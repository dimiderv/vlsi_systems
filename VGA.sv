==> flow/design.v <==
 module VGA(
input logic clk,
input logic rst,
input logic[63:0] readata,
output logic[6:0] readaddress,
output logic hsync,
output logic vsync,
output logic[3:0] red,
output logic[3:0] green,
output logic[3:0] blue,
input logic [2:0] rgb
);
logic pixel_clock;
logic[9:0]line_counter;
logic[9:0]px_clk_counter;
logic[9:0] startingx , startingy;
logic[6:0] dataindex;
assign dataindex = px_clk_counter - startingy;
assign readaddress = line_counter - startingx;
assign startingx = 250;
assign startingy = 250;
always_ff@(posedge clk, posedge rst)
begin
        if(rst)
                pixel_clock<=0;
        else
                pixel_clock<=~pixel_clock;
end
always_ff@(posedge clk, posedge rst)
begin
	if(rst)
		px_clk_counter<=0;
	else if(pixel_clock)
      begin
      if(px_clk_counter<800)
			px_clk_counter<=px_clk_counter+1;
      else
         begin
         px_clk_counter<=0;
         if(line_counter<524)
				line_counter<=line_counter+1;
         else
            line_counter<=0;
         end
      end
end
always_ff@(posedge clk, posedge rst)
begin
   if (rst)
      hsync<=1;
   else if(pixel_clock)begin
		if (px_clk_counter>(640+16-1) && px_clk_counter<(640+16+96)) begin
			hsync<=0;
      end
      else
			hsync<=1;
      end   
end
always_ff@(posedge clk, posedge rst)
begin
	if(rst)
		vsync<=1;
   else if(pixel_clock)
		if (line_counter>(480+11-1) && line_counter<(480+11+2))
         vsync<=0;
		else
			vsync<=1;
end
always_ff@(posedge clk, posedge rst)
begin
  if(rst) begin
      red <= 4'b0000;
      blue<= 4'b0000;
      green<= 4'b0000;
  end  
  else if (px_clk_counter >640 && pixel_clock) begin
	  red = 4'b0000;
     blue = 4'b0000;
     green = 4'b0000;
  end  
  else if (px_clk_counter<640 && pixel_clock && line_counter<480) begin
      if (line_counter>=startingx && line_counter<startingx+48 && px_clk_counter>=startingy &&   px_clk_counter<startingy+64 ) begin
			if (readata[dataindex]) begin
			if(rgb[0])
				red <= 4'b1111;
			else
				red <= 4'b0000;
			if(rgb[2])
          blue<= 4'b1111;
			 else
				blue <= 4'b0000;
			if(rgb[1])
          green<= 4'b1111;
			 else
				green <= 4'b0000;
			end
			else begin
			  red<= 4'b0000;
			  blue<= 4'b0000;
			  green<= 4'b0000;
			end
      end
      else begin   
          red<= 4'b0000;
          green<= 4'b0000;
          blue<= 4'b0000;
      end 
   end
end       
endmodule
Step by step through the tools: VGA
The steps from the RTL of VGA to its reports follow in flow order.
Line numbers count from 1 in the design file above.
Cell names lack the library's common part.
Not given: -

design
  top module = VGA
  clock port = clk
  cell library = sky130hd
  library corner = tt_025C_1v80

Elaborated design
Counts by Yosys on the flattened word-level netlist (proc, flatten, opt, wreduce; memories kept). Register bits leave out memories and registers merged into their read ports (data or address). Print and check cells are left out. Cells with the same type and inputs are merged into one.

word-level totals
  input port bits = 69
  flip-flop bits (word level) = 35
  output and inout bits = 21
  elaborated cells = 57

operators by class
  mux-type cells = 18
  $lt $le $gt $ge = 13
  add/sub/neg operators = 4
  bitwise operators = 3
  shifts and indexed selects = 1
  reductions and logical operators = 10

operators with widths
  cell                                           number
  indexed select 64 x 7 -> 1 bit                 1
  two-way mux 4 bit                              15
  < comparator 10 bit with constant B            4
  < comparator 10 x 9 -> 1 bit with constant B   4
  adder 10 x 1 -> 10 bit with constant B         2
  > comparator 10 bit with constant B            2
  >= comparator 10 x 8 -> 1 bit with constant B  2
  subtractor 7 bit with constant B               2
  > comparator 10 x 9 -> 1 bit with constant B   1
  two-way mux 10 bit                             1
  logical AND 1 bit                              8
  NOT 1 bit                                      3
  AND reduction 3 bit                            1
  nonzero test 2 bit                             1
  two-way mux 1 bit                              2

Logic depth
Yosys ltp: most cells in a row. Word level: on the elaborated netlist, between registers, memories and ports. Mapped: between sequential cells and ports; inverters and the memories' decode and read muxes count.

depth
  word-level depth = 7
  ABC_AREA = 0
  gate-level depth with buffers = 11
  depth with buffers taken out = 8

Synthesis result
Source: synth_stat.txt of the flow (Yosys; design flattened, memories mapped). It holds for the ABC_AREA given above (unset counts as 0); a run with the other value may have another netlist.
Totals and module areas in this step are rounded.

synthesis totals
  buffers = 30
  cells in the netlist = 251
  mapped flip-flops = 26
  cell area after synthesis = 0.00238 mm^2
  sequential area = 0.000703 mm^2

cells by type
  cell type  number  area in all (um^2)
  dfrtp_1    14      350.336
  edfxtp_1   10      300.288
  mux4_2     10      225.216
  mux2i_1    16      160.154
  ha_1       10      125.12
  buf_4      12      90.086
  nor2_1     22      82.579
  xor2_1     9       78.826
  nor2b_1    12      75.072
  o21ai_0    12      60.058
  dfstp_2    2       52.55
  nand2_1    14      52.55
  clkbuf_1   13      48.797
  or3_1      7       43.792
  nand3_1    8       40.038
  inv_1      10      37.536
  a21oi_1    7       35.034
  xnor2_1    4       35.034

Not listed: further types 35, cells in them 59.

Worst setup path after synthesis
Path of least setup slack by OpenSTA after synthesis, without wires, with an ideal clock, recovery checks aside; 20% of the period is set as input and as output delay. Where synthesis merged equal registers, the netlist keeps one of their names.

timing path post-synthesis
  path type = register -> register
  start = register px_clk_counter[2]
  end = register blue[2]
  library setup time = 122 ps
  time at the first pin = 0 ps
  stages on the path = 12
  buffers on the path = 3
  path slack = 1276 ps
  clock period = 3970 ps
  arrival = 2572 ps
  delay of the path = 2694 ps
  synthesis period reached = 2694 ps

"delay of the path" is the arrival time less input delay plus setup time.
"stages on the path": output pins that drive a net of the path, with the launching flip-flop's if there is one; two outputs of one cell count as two.
"synthesis period reached" is the clock period less the worst setup slack; recovery checks do not enter. This is arithmetic on one report: input and output delays are still those of the set period (20% each).
The rows between start and end are the longest chain of elaborated cells between them; the timing report does not say that the signal goes this way. Where chains are equally long, one stands for them.
A line is the first line of the expression or statement that the cell stems from. Yosys adds cells for indexed reads and writes and turns some case tables into memories.
A register here has more assigning lines than the two given.

on the way, post-synthesis
  path through = dfrtp_1 > clkbuf_1 > inv_1 > ha_1 > buf_6 > buf_2 > mux4_2 > nor2b_4 > a221oi_2 > nor4_1 > mux2_4 > a32o_1
  length of the longest elaborated chain = 6

RTL lines, path post-synthesis
  item                            line  text
  from (decl)                     15    logic[9:0]px_clk_counter;
  from (assign)                   32    px_clk_counter<=0;
  from (assign)                   36    px_clk_counter<=px_clk_counter+1;
  subtractor 7 bit                18    assign dataindex = px_clk_counter - startingy;
  indexed select 64 x 7 -> 1 bit  83    if (readata[dataindex]) begin
  two-way mux 4 bit               83
  two-way mux 4 bit               82    if (line_counter>=startingx && line_counter<startingx+48 && px_clk_counter>=startingy &&   px_clk_counter<star ...
  two-way mux 4 bit               81    else if (px_clk_counter<640 && pixel_clock && line_counter<480) begin
  two-way mux 4 bit               76    else if (px_clk_counter >640 && pixel_clock) begin
  to (assign)                     73    blue<= 4'b0000;
  to (assign)                     78    blue = 4'b0000;
  to (decl)                       10    output logic[3:0] blue,

Worst path after layout
Path of least setup slack in the final report of run 2 (OpenROAD, finished layout, wires in). Where an end is a register, its clock arrival counts in the times.
The path's times are printed in steps of 10 ps; the period is the one set.

timing path post-layout
  path type = register -> output
  start = register line_counter[2]
  end = output readaddress[5]
  arrival = 2060 ps
  path slack = 340 ps
  buffers on the path = 1
  stages on the path = 6
  time at the first pin = 270 ps
  clock period = 2990 ps

The rows between start and end are the longest chain of elaborated cells between them; the timing report does not say that the signal goes this way. Where chains are equally long, one stands for them.

on the way, post-layout
  path through = edfxtp_1 > inv_1 > ha_1 > nor2_1 > xor2_1 > clkdlybuf4s50_1
  length of the longest elaborated chain = 1

RTL lines, path post-layout
  item              line  text
  from (decl)       14    logic[9:0]line_counter;
  from (assign)     41    line_counter<=line_counter+1;
  from (assign)     43    line_counter<=0;
  subtractor 7 bit  19    assign readaddress = line_counter - startingx;
  to (decl)         5     output logic[6:0] readaddress,

--- measured runs ---
Measured results for VGA: 2 stored runs of the Yosys and OpenROAD flow on sky130hd. The settings differ; the order carries no meaning. The constraints put input and output delay at 20% of the set period each and load the outputs with 0.01 pF.
"period reached": clock period set for the run, less the worst setup slack. It is reckoned from that one timing run; input and output delays stay at 20% of the period that was set.
"time of the worst setup path" = time allowed to the worst setup path (clock period - input delay - output delay, where it has them) - its slack; a late launch clock adds to it, a late capture clock takes from it.
"time of the worst setup path" is given in steps of 10 ps.
Measured values are rounded.
Settings: -- = not set for that run.
Results: -- = not shown.

item                                    run 1  run 2
period_ns                               3.31   2.99
CORE_UTILIZATION                        70     56
SETUP_SLACK_MARGIN                      0.7    -0.19
PLACE_DENSITY_LB_ADDON                  0.06   0.28
CORE_MARGIN                             3      5
TNS_END_PERCENT                         10     5
ABC_AREA                                1      0
GPL_ROUTABILITY_DRIVEN                  0      --
CTS_CLUSTER_SIZE                        25     56
CTS_CLUSTER_DIAMETER                    348    --
SLEW_MARGIN                             30     20
MIN_ROUTING_LAYER                       met2   met2
MAX_ROUTING_LAYER                       met4   met4
CAP_MARGIN                              20     5
CORE_ASPECT_RATIO                       --     1.07
time of the worst setup path (ps)       --     2060
kind of the worst setup path            --     register -> output
area of the die (mm^2)                  --     0.00566
period reached (ps)                     --     2655
synthesized cell area (mm^2)            --     0.00238
standard-cell area after layout (mm^2)  --     0.00322
worst slack on setup checks (ps)        --     335

Run 1: not finished: placement ended with error FLW-0024
--- end ---
