==> flow/design.v <==
module rom (
input logic [5:0] address,  
output logic [63:0] data);  
always_comb
begin
case (address)
0 : data =64'b0001100000000000000011111000001111100001111110000011111000001111;
1 : data =64'b0001100000000000000011111000001111100001111110000011111000001111;
2 : data =64'b0001100000000000000011111000001111100001111110000011111000001111;
3 : data =64'b0001100000000000000011111000001111100001111110000011111000001111;
4 : data =64'b0001100000000000000011111000001111100001111110000011111000001111;
5 : data =64'b0001100000000000000011111000001111100001111110000011111000001111;
6 : data =64'b0001100000000000000011111000001111100001111110000011111000001111;
7 : data =64'b0001100000000000000011111000001111100001111110000011111000001111;
8 : data =64'b0001100000000000000011111000001111100001111110000011111000001111;
9 : data =64'b0001100000000000000011111000001111100001111110000011111000001111;
10 : data = 64'b0001100000000000000011111000001111100001111110000011111000001111;
11 : data = 64'b0001100000000000000011111000001111100001111110000011111000001111;
12 : data = 64'b0001100000000000000011111000001111100001111110000011111000001111;
13 : data = 64'b0001100000000000000011111000001111100001111110000011111000001111;
14: data =  64'b001100000000000000011111000001111100001111110000011111000001111;
15 : data = 64'b1111111111111111111111111111111111111111111111111111111111111111;
16 : data = 64'b1111111111111111111111111111111111111111111111111111111111111111;
17 : data = 64'b0001100000000000000011111000001111100001111110000011111000001111;
18 : data = 64'b0001100000000000000011111000001111100001111110000011111000001111;
19 : data = 64'b0001100000000000000011111000001111100001111110000011111000001111;
20 : data = 64'b0001100000000000000011111000001111100001111110000011111000001111;
21 : data = 64'b0001100000000000000011111000001111100001111110000011111000001111;
22 : data = 64'b0001100000000000000011111000001111100001111110000011111000001111;
23: data = 64'b0001100000000000000011111000001111100001111110000011111000001111;
24: data = 64'b0001100000000000000011111000001111100001111110000011111000001111;
25: data = 64'b0001100000000000000011111000001111100001111110000011111000001111;
26: data = 64'b1111111111111111111111111111111111111111111111111111111111111111;
27: data = 64'b0001100000000000000011111000001111100001111110000011111000001111;
28: data = 64'b0001100000000000000011111000001111100001111110000011111000001111;
29: data =  64'b0001100000000000000011111000001111100001111110000011111000001111;
30 : data = 64'b0001100000000000000011111000001111100001111110000011111000001111;
31 : data = 64'b0001100000000000000011111000001111100001111110000011111000001111;
32 : data = 64'b0001100000000000000011111000001111100001111110000011111000001111;
33 : data = 64'b0001100000000000000011111000001111100001111110000011111000001111;
34 : data = 64'b0001100000000000000011111000001111100001111110000011111000001111;
35 : data = 64'b0001100000000000000011111000001111100001111110000011111000001111;
36 : data = 64'b0001100000000000000011111000001111100001111110000011111000001111;
37 : data = 64'b0001100000000000000011111000001111100001111110000011111000001111;
38 : data = 64'b0001100000000000000011111000001111100001111110000011111000001111;
39 : data = 64'b0001100000000000000011111000001111100001111110000011111000001111;
40 : data = 64'b0001100000000000000011111000001111100001111110000011111000001111;
41 : data = 64'b0001100000000000000011111000001111100001111110000011111000001111;
42 : data = 64'b0001100000000000000011111000001111100001111110000011111000001111;
43 : data = 64'b0001100000000000000011111000001111100001111110000011111000001111;
44 : data = 64'b0001100000000000000011111000001111100001111110000011111000001111;
45 : data = 64'b0001100000000000000011111000001111100001111110000011111000001111;
46 : data = 64'b0001100000000000000011111000001111100001111110000011111000001111;
47 : data = 64'b0001100000000000000011111000001111100001111110000011111000001111;
default : data = 64'b1111111111111111111111111111111111111111111111111111111111111111;
endcase;
end
endmodule
module imageROM(
input logic kdata,kclock,
input logic clk,
input logic rst,
output logic hsync,
output logic vsync,
output logic[3:0] red,
output logic[3:0] green,
output logic[3:0] blue,
output logic[7:0] key,
output logic[3:0] ledg
);
logic keyboardclock ;
logic[2:0] flipflop;
logic[2:0] data;
logic fallingedge_clock , risingedge_clock;
logic[3:0] count;
logic start,stop;
logic[3:0] ones_count;
logic parity_error;
logic pressed;
logic key_right;
logic key_left;
logic sw_select;
logic previous_right;
logic previous_left;
logic pixel_clock;
logic x,y;
logic[9:0]line_counter;
logic[9:0]px_clk_counter;
logic[9:0]orio1;
logic[9:0]orio2;
logic imagestartx;
logic imagestarty;
logic[5:0]  romaddr;
logic[63:0]  romdata;
assign romaddr=0;
logic[5:0] i;
assign i=6'b000000;
rom romrom (
  .address(romaddr),  
  .data  ( romdata )   
);
assign imagestartx=159;
assign imagestarty=119;
always_ff@(posedge clk, posedge rst)
begin
	if(rst)
		pixel_clock<=0;
	else 
		pixel_clock<=~pixel_clock;
end
always_ff@(posedge clk, posedge rst)
begin 
   if (rst)
      hsync<=1;
      else if(pixel_clock)begin
        if (px_clk_counter>(640+16-1) && px_clk_counter<(640+16+96)) begin
          hsync<=0;
         end 
         else
         hsync<=1;
          end
end
always_ff@(posedge clk, posedge rst)
begin 
  if(rst)
  begin
      red <= 4'b0000;
      blue<= 4'b0000;
      green<= 4'b0000;
  end
  else if (px_clk_counter>640 && pixel_clock)
      begin
        red <= 4'b0000;
        blue<= 4'b0000;
        green<= 4'b0000;
      end
  else if (px_clk_counter<640 && pixel_clock && line_counter<480)
   begin
       if (line_counter>imagestartx && line_counter<imagestartx+47 && px_clk_counter>imagestarty && px_clk_counter<imagestarty+63 && px_clk_counter<580 && px_clk_counter>0 && line_counter>0) 
       begin
		  if(i==63)
		  begin 
			i<=0;
			romaddr<=romaddr+1;
			end
		  if(data[i])
			red <= 4'b1110;
		  else
			red <= 4'b0000;
		  blue<= 4'b0000;
		  green<= 4'b0000;
       end
       else if (line_counter>359 && line_counter<459 && px_clk_counter>119 && px_clk_counter<7*32+119+orio2&& px_clk_counter<580 ) 
       begin
          blue <= 4'b1110;
          red<= 4'b0000;
          green<= 4'b0000;
       end
       else
          begin   
             red<= 4'b1111;
             green<= 4'b1111;
             blue<= 4'b1111;
          end  
   end
end        
always_ff@(posedge clk, posedge rst)
begin
   if(rst)
	vsync<=1;
  else if(pixel_clock)
    if (line_counter>(480+11-1) && line_counter<(480+11+2))
	 vsync<=0;
   else
   vsync<=1;
end
always_ff@(posedge clk, posedge rst)
begin
	if(rst)
		px_clk_counter<=0;
    else if(pixel_clock)
      begin
      if(px_clk_counter<800)
        px_clk_counter<=px_clk_counter+1;
      else 
          begin
          px_clk_counter<=0;
          if(line_counter<524)
            line_counter<=line_counter+1;
          else
            line_counter<=0;
          end
      end
end
endmodule
# [Reports on imageROM]
# The steps from the RTL of imageROM to its reports follow in flow order.
# Lines are those of the file above, counted from 1.
# Operators carry their Yosys type and port widths (W data, S select, Z words).
# Cell names lack the library's common part.
# A cell with n/a has no value.
[inputs] design="imageROM" clk_port="clk" library="sky130hd" pvt_corner="tt_025C_1v80"

# [After elaboration]
# Source: Yosys, flattened and elaborated, memories not mapped. Widths are those after wreduce. Registers that Yosys merges into a memory's read port (data or address) are not register bits. Print and check cells do not count. Equal cells are merged and count once.
[bits] regBits=35
[op_classes] n_addsub=3 reduce_logical=17 cmp=20 muxes=15 n_logic=3
[op_table] operator="$lt A10 B10 Y1 const B" n=5
[op_table] operator="$mux W4" n=11
[op_table] operator="$gt A10 B1 Y1 const B" n=4
[op_table] operator="$lt A10 B9 Y1 const B" n=3
[op_table] operator="$add A10 B1 Y10 const B" n=2
[op_table] operator="$gt A10 B10 Y1 const B" n=2
[op_table] operator="$gt A10 B9 Y1 const B" n=2
[op_table] operator="$logic_and A1 B1 Y1" n=15
[op_table] operator="$lt A10 B11 Y1" n=1
[op_table] operator="$add A9 B10 Y11 const A" n=1
[op_table] operator="$lt A10 B6 Y1 const B" n=1
[op_table] operator="$gt A10 B7 Y1 const B" n=1
[op_table] operator="$lt A10 B7 Y1 const B" n=1
[op_table] operator="$mux W10" n=1
[op_table] operator="$not A1 Y1" n=3
[op_table] operator="$reduce_and A3 Y1" n=1
[op_table] operator="$mux W1" n=3
[op_table] operator="$reduce_bool A2 Y1" n=1

# [Logic depth]
# Longest topological path by Yosys (ltp), each cell counted once; first at word level (registers and memories cut), then after technology mapping (sequential cells cut; the memories' decode and read muxes count).
[logic_depth] ltp_word=10 ABC_AREA=0 depth_mapped=6 mapped_depth_nobuf=6

# [Netlist]
# The flow's flattened synthesis, as Yosys stat reports it; memories are mapped. The netlist is that of the ABC_AREA named above (0 if unset); the other value can give another one.
[synth_totals] yosys_area_um2=1727.9 mapped_cells=185 ff_cells=25 seq_area_um2=678.2 buf_cells=32
[by_type] type="dfrtp_1" n=13 area_total_um2=325.312
[by_type] type="edfxtp_1" n=10 area_total_um2=300.288
[by_type] type="buf_4" n=24 area_total_um2=180.173
[by_type] type="ha_1" n=8 area_total_um2=100.096
[by_type] type="nor2_1" n=26 area_total_um2=97.594
[by_type] type="xor2_1" n=7 area_total_um2=61.309
[by_type] type="dfstp_2" n=2 area_total_um2=52.55
[by_type] type="xnor2_1" n=6 area_total_um2=52.55
[by_type] type="nand3_1" n=10 area_total_um2=50.048
[by_type] type="nand2_1" n=13 area_total_um2=48.797
[by_type] type="o21ai_0" n=8 area_total_um2=40.038
[by_type] type="buf_6" n=3 area_total_um2=33.782
[by_type] type="inv_1" n=9 area_total_um2=33.782
[by_type] type="a21oi_1" n=6 area_total_um2=30.029
[by_type] type="clkbuf_8" n=2 area_total_um2=27.526
[by_type] type="nand4_1" n=4 area_total_um2=25.024
[by_type] type="nor4_4" n=1 area_total_um2=21.27
[by_type] type="a31oi_1" n=3 area_total_um2=18.768
# Not listed: further types 22, cells in them 30.

# [Worst setup path after synthesis]
# Path of least setup slack by OpenSTA after synthesis, without wires, with an ideal clock, recovery checks aside; 20% of the period is set as input and as output delay. Where synthesis merged equal registers, the netlist keeps one of their names.
[synth_path] kind="input to register" startpoint="input rst" endpoint="register line_counter[0]" tclk_ns=3.58 t_required_ns=3.190 path_delay_ns=1.168 slack_ns=1.696 t_arrival_ns=1.494 path_buffers=0 stages=1 setup_time_ns=0.390 synth_period_reached_ns=1.884
# "path_delay_ns" = arrival - input delay + setup time.
# "stages": output pins that drive a net of the path, with the launching flip-flop's if there is one; two outputs of one cell count as two.
# "synth_period_reached_ns" = period - worst setup slack (recovery checks aside). The figure is calculated, with input and output delays left at 20% of the set period.
# The rows between start and end are the longest chain of elaborated cells between them; the timing report does not say that the signal goes this way. Where chains are equally long, one stands for them.
# A line is the first line of the expression or statement that the cell stems from. Yosys adds cells for indexed reads and writes and turns some case tables into memories.
[synth_via] cell_sequence="nor3_1" elab_chain_cells=2
[synth_lines] item="start, declared" line=62 text="input logic rst,"
[synth_lines] item="$not A1 Y1"
[synth_lines] item="$reduce_and A3 Y1"
[synth_lines] item="end, assigned" line=189 text="line_counter<=line_counter+1;"
[synth_lines] item="end, assigned" line=191 text="line_counter<=0;"
[synth_lines] item="end, declared" line=87 text="logic[9:0]line_counter;"

# [Worst path after layout]
# Path of least setup slack in the final report of stored run 1 (OpenROAD, finished layout, wires in). Where an end is a register, its clock arrival counts in the times.
[layout_path] kind="register to register" startpoint="register px_clk_counter[0]" endpoint="register green[2]" setup_time_ns=0.10 slack_ns=0.24 t_arrival_ns=2.03 stages=7 path_buffers=0 t_required_ns=2.27 tclk_ns=2.11
# The rows between start and end are the longest chain of elaborated cells between them; the timing report does not say that the signal goes this way. Where chains are equally long, one stands for them.
# A register here has more assigning lines than the two given.
[layout_via] cell_sequence="dfrtp_1 inv_1 ha_1 o31a_2 nor4b_2 a21oi_1 a22o_1" elab_chain_cells=9
[layout_lines] item="start, declared" line=88 text="logic[9:0]px_clk_counter;"
[layout_lines] item="start, assigned" line=180 text="px_clk_counter<=0;"
[layout_lines] item="start, assigned" line=184 text="px_clk_counter<=px_clk_counter+1;"
[layout_lines] item="$gt A10 B1 Y1" line=139 text="if (line_counter>imagestartx && line_counter<imagestartx+47 && px_clk_counter>imagestarty && px_clk_counter<im ..."
[layout_lines] item="$logic_and A1 B1 Y1 x5" line=139
[layout_lines] item="$mux W4" line=139
[layout_lines] item="$mux W4" line=137 text="else if (px_clk_counter<640 && pixel_clock && line_counter<480)"
[layout_lines] item="$mux W4" line=131 text="else if (px_clk_counter>640 && pixel_clock)"
[layout_lines] item="end, assigned" line=129 text="green<= 4'b0000;"
[layout_lines] item="end, assigned" line=135 text="green<= 4'b0000;"
[layout_lines] item="end, declared" line=66 text="output logic[3:0] green,"

Wiki page: imageROM / flow data

imageROM through Yosys and OpenROAD on sky130hd: 2 stored runs, unordered, with their settings and measured results. The constraints put input and output delay at 20% of the set period each and load the outputs with 0.01 pF.
"timing.achieved_period_ns" means the clock period less the worst setup slack. The figure is calculated, with input and output delays left at 20% of the set period.
"worst_path_ns" means the part of the period allowed to the worst setup path (the constraints hold back 20% at inputs and 20% at outputs) less its slack; where the path has registers, the arrival times of their clocks count too.
"final_power_w" rests on the timing tool's default activity at the inputs, not on a simulated workload.

[flow] stored run 1: files
==> flow/run.sh <==
#!/bin/bash
# the make line also repeats the synthesis and layout settings of config.mk as NAME=value (left out here)
make -C /OpenROAD-flow-scripts/flow DESIGN_CONFIG=/design/flow/config.mk WORK_HOME=/design/flow/orfs CLKGATE_MAP_FILE= finish
==> flow/config.mk <==
export PLATFORM = sky130hd
export DESIGN_NAME = imageROM
export DESIGN_NICKNAME = imageROM
export VERILOG_FILES = /design/flow/design.v
export SDC_FILE = /design/flow/constraint.sdc
export NUM_CORES = 4
export LEC_CHECK = 0
export CAP_MARGIN = 25
export CELL_PAD_IN_SITES_DETAIL_PLACEMENT = 1
export CORE_ASPECT_RATIO = 1.68
export CORE_MARGIN = 2
export CORE_UTILIZATION = 55
export CTS_CLUSTER_DIAMETER = 244
export GPL_ROUTABILITY_DRIVEN = 1
export HOLD_SLACK_MARGIN = 0.26
export MAX_ROUTING_LAYER = met4
export SLEW_MARGIN = 20
==> flow/constraint.sdc <==
create_clock -name core_clock -period 2.11 [get_ports {clk}]
set_input_delay 0.4220 -clock core_clock [delete_from_list [all_inputs] [get_ports {clk}]]
set_output_delay 0.4220 -clock core_clock [all_outputs]
set_load 0.01 [all_outputs]

[flow] stored run 1: metrics
[metrics] post_route_stdcell_area_um2 = 1768.0
[metrics] ws_hold_ns = 0.500
[metrics] setup_tns_ns = 0.000
[metrics] synthArea_um2 = 1727.9
[metrics] final_power_w = 0.0008069
[metrics] fin_util_pct = 58.4
[metrics] timing.achieved_period_ns = 1.869
[metrics] worst_path_ns = 1.87
[metrics] critical_path_type = register to register
[metrics] final_setup_ws_ns = 0.241
[metrics] die_um2 = 3621.3

[flow] stored run 2: files
==> flow/run.sh <==
#!/bin/bash
# the make line also repeats the synthesis and layout settings of config.mk as NAME=value (left out here)
make -C /OpenROAD-flow-scripts/flow DESIGN_CONFIG=/design/flow/config.mk WORK_HOME=/design/flow/orfs CLKGATE_MAP_FILE= finish
==> flow/config.mk <==
export PLATFORM = sky130hd
export DESIGN_NAME = imageROM
export DESIGN_NICKNAME = imageROM
export VERILOG_FILES = /design/flow/design.v
export SDC_FILE = /design/flow/constraint.sdc
export NUM_CORES = 4
export LEC_CHECK = 0
export CAP_MARGIN = 20
export CORE_MARGIN = 2
export CORE_UTILIZATION = 40
export SETUP_SLACK_MARGIN = 0.61
export SLEW_MARGIN = 20
==> flow/constraint.sdc <==
create_clock -name core_clock -period 2.09 [get_ports {clk}]
set_input_delay 0.4180 -clock core_clock [delete_from_list [all_inputs] [get_ports {clk}]]
set_output_delay 0.4180 -clock core_clock [all_outputs]
set_load 0.01 [all_outputs]

[flow] stored run 2: metrics
[metrics] post_route_stdcell_area_um2 = 1960.6
[metrics] ws_hold_ns = 0.499
[metrics] setup_tns_ns = 0.000
[metrics] synthArea_um2 = 1727.9
[metrics] final_power_w = 0.000815
[metrics] fin_util_pct = 48.0
[metrics] timing.achieved_period_ns = 1.617
[metrics] worst_path_ns = 1.62
[metrics] critical_path_type = register to register
[metrics] final_setup_ws_ns = 0.473
[metrics] die_um2 = 4861.6
